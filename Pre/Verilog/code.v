==> flow/design.v <==
`timescale 1ns / 1ps
module code(
    input Clk,
    input Reset,
    input Slt,
    input En,
    output [63:0] Output0,
    output [63:0] Output1
    );
    reg [63:0] count0, count1;
    reg [3:0] num1, num0;
    initial begin
        count0 <= 64'b0;
        count1 <= 64'b0;
    end
    always @(posedge Clk) begin
        if (Reset) begin
            count0 <= 64'b0;
            count1 <= 64'b0;
            num0 <= 4'b0;
            num1 <= 4'b0;
        end
        else begin
            if (En) begin
                if (Slt) begin
                    if (num1 <= 4'b10) begin
                        num1 <= num1 + 1;
                    end
                    else begin
                        num1 <= 4'b0;
                        count1 <= count1 + 1;
                    end
                end
                else begin
                    count0 <= count0 + 1;
                end
            end
        end
    end
    assign Output0 = count0;
    assign Output1 = count1;
endmodule
# Reports on code
# What the tools print for code, step after step.
# Lines are those of the file above, counted from 1.
# Cell names lack the library's common part.
# The mark n/a stands for no value.
# setup
design	code
clock	Clk
library	sky130hd
pvt_corner	tt_025C_1v80

# After elaboration
# Yosys after proc, flatten, opt, wreduce and memory -nomap, before mapping. Enables and synchronous resets that opt folds into registers are not counted as muxes. Memory bits, and registers merged into a memory's read port (data or address), are not among the register bits. Print and check cells are not counted. Equal cells are merged and count once.
# word_totals
reg_bits	132
input_bits	4
output_inout_bits	128
# op_classes
add_sub_neg	3
compare	1
mux	1
bitwise	2
reduce_and_logical	3
# op_table
operator	n
64-bit by 1-bit adder with 64-bit output (second input constant)	2
2-bit AND reduction	2
4-bit by 1-bit adder with 4-bit output (second input constant)	1
4-bit by 2-bit less-or-equal comparator with 1-bit output (second input constant)	1
4-bit two-way mux	1
3-bit AND reduction	1
1-bit NOT	2

# Logic depth
# Depth = most cells in a row (Yosys ltp): at word level without a register or memory, in the mapped netlist without a sequential cell, where the memories' decode and read muxes count.
# logic_depth
depth_word	3
abc_area	0
mapped_depth	9

# Mapped cells and area
# Source: synth_stat.txt of the flow (Yosys; design flattened, memories mapped). It holds for the ABC_AREA given above (unset counts as 0); a run with the other value may have another netlist.
# Totals and module areas in this step are rounded.
# synth_totals
mapped_cells	739
yosys_area_um2	6300
sequential_area_um2	2600
ffs	132
buffers	26
# types
cell	n	area_total_um2
dfxtp_1	132	2.64E+03
xor2_1	42	367.853
a21oi_1	71	355.341
or3_1	54	337.824
nor2_1	82	307.795
nand4_1	46	287.776
o21ai_0	52	260.25
nand2_1	56	210.202
nand3_1	42	210.202
xnor2_1	18	157.651
nor4_4	6	127.622
or4_1	16	120.115
o31ai_1	15	112.608
and4_1	11	96.342
and3_1	12	75.072
clkbuf_1	19	71.318
nand4_2	5	62.56
ha_1	4	50.048
# Not listed: further types 21, cells in them 56.

# Path before layout
# Source: OpenSTA report_checks on the synthesized netlist (no wires, ideal clock, input and output delay 20% of the period each), path of least setup slack; recovery checks are left aside. Register names are those of the netlist, which keeps one name where synthesis merged equal registers.
# synth_timing
path_type	register to register
from	register num1[0]
to	register count1[41]
clock_period_ns	2.0
setup_time_ns	0.070
t_first_pin_ns	0.000
t_arrival_ns	2.067
t_required_ns	1.930
setup_slack_ns	-0.138
delay_ns	2.137
path_stages	9
n_path_buf	1
synth_period_reached_ns	2.138
# "delay_ns" is the arrival time less input delay plus setup time.
# "path_stages" counts driving pins, that of a launching flip-flop among them; a cell with two outputs on the path counts twice.
# "synth_period_reached_ns" = period - worst setup slack (recovery checks aside). The figure is calculated, with input and output delays left at 20% of the set period.
# The rows between start and end are the longest chain of elaborated cells between them; the timing report does not say that the signal goes this way. Where chains are equally long, one stands for them.
# Each line given opens the expression or statement behind the cell; cells for indexed reads and writes are added by Yosys, which also makes memories of some case tables.
# At most two assigning lines are given for a register; there are more.
# synth_between
cell_sequence	dfxtp_1 > inv_1 > ha_1 > nand2b_1 > a211oi_2 > nand4_1 > buf_2 > or4_1 > a21oi_1
elab_chain_cells	3
# synth_lines
item	line_no	text
start: declaration	11	reg [3:0] num1, num0;
start: assignment	21	num1 <= 4'b0;
start: assignment	27	num1 <= num1 + 1;
4-bit by 2-bit less-or-equal comparator with 1-bit output	26	if (num1 <= 4'b10) begin
1-bit NOT	n/a
3-bit AND reduction	n/a
end: assignment	19	count1 <= 64'b0;
end: assignment	31	count1 <= count1 + 1;
end: declaration	10	reg [63:0] count0, count1;

# Path in the finished layout
# From the final timing report of flow run 2: the path of least setup slack in the routed layout; clock arrival at registers is part of the times.
# layout_timing
path_type	input to register
from	input Slt
to	register count1[61]
clock_period_ns	3.89
setup_time_ns	0.13
t_first_pin_ns	0.78
t_arrival_ns	3.37
t_required_ns	4.18
setup_slack_ns	0.81
path_stages	8
n_path_buf	3
# The rows between start and end are the longest chain of elaborated cells between them; the timing report does not say that the signal goes this way. Where chains are equally long, one stands for them.
# layout_between
cell_sequence	clkdlybuf4s50_1 > nand2_2 > a211oi_4 > nand4_1 > buf_1 > clkbuf_1 > o21ai_0 > a21oi_1
elab_chain_cells	1
# layout_lines
item	line_no	text
start: declaration	5	input Slt,
3-bit AND reduction	n/a
end: assignment	19	count1 <= 64'b0;
end: assignment	31	count1 <= count1 + 1;
end: declaration	10	reg [63:0] count0, count1;

# Settings and measured results of 2 stored flow runs for module code (sky130hd), not sorted in any way. The constraints put input and output delay at 20% of the set period each and load the outputs with 0.01 pF.
# "period_less_ws_ns" means the clock period less the worst setup slack. The figure is calculated, with input and output delays left at 20% of the set period.
# "critical_path_time_ns": the worst setup path's part of the clock period (all of it between registers, 20% less for each end at a port) less its slack. A launch clock that arrives late makes it longer, a capture clock that arrives late makes it shorter.
# "final_power_mw" is the tool's figure for a default switching activity; nothing was simulated.
# The measured numbers are rounded.
# Among the settings, n/a means not set for that run.
# Among the results, n/a means that no value is shown for the run.
run	period_ns	CORE_UTILIZATION	SETUP_SLACK_MARGIN	PLACE_DENSITY_LB_ADDON	HOLD_SLACK_MARGIN	CORE_ASPECT_RATIO	CORE_MARGIN	CTS_CLUSTER_SIZE	CAP_MARGIN	SLEW_MARGIN	MAX_ROUTING_LAYER	GPL_TIMING_DRIVEN	period_less_ws_ns	critical_path_time_ns	critical_path_type	hold_ws_ns	final_setup_ws_ns	dieArea_um2	util_pct	post_synth_area_um2	post_route_stdcell_area_um2	final_power_mw
flow run 1	3.28	72	-0.21	0.24	0.07	0.73	7	90	40	20	met5	n/a	n/a	n/a	n/a	n/a	n/a	n/a	n/a	n/a	n/a	n/a
flow run 2	3.89	66	0.82	n/a	n/a	0.73	2	18	20	35	met4	0	3.080	2.30	input to register	0.48	0.81	10000	90	6300	8400	3.0
# Flow run 1: no final report: placement broke off with FLW-0024
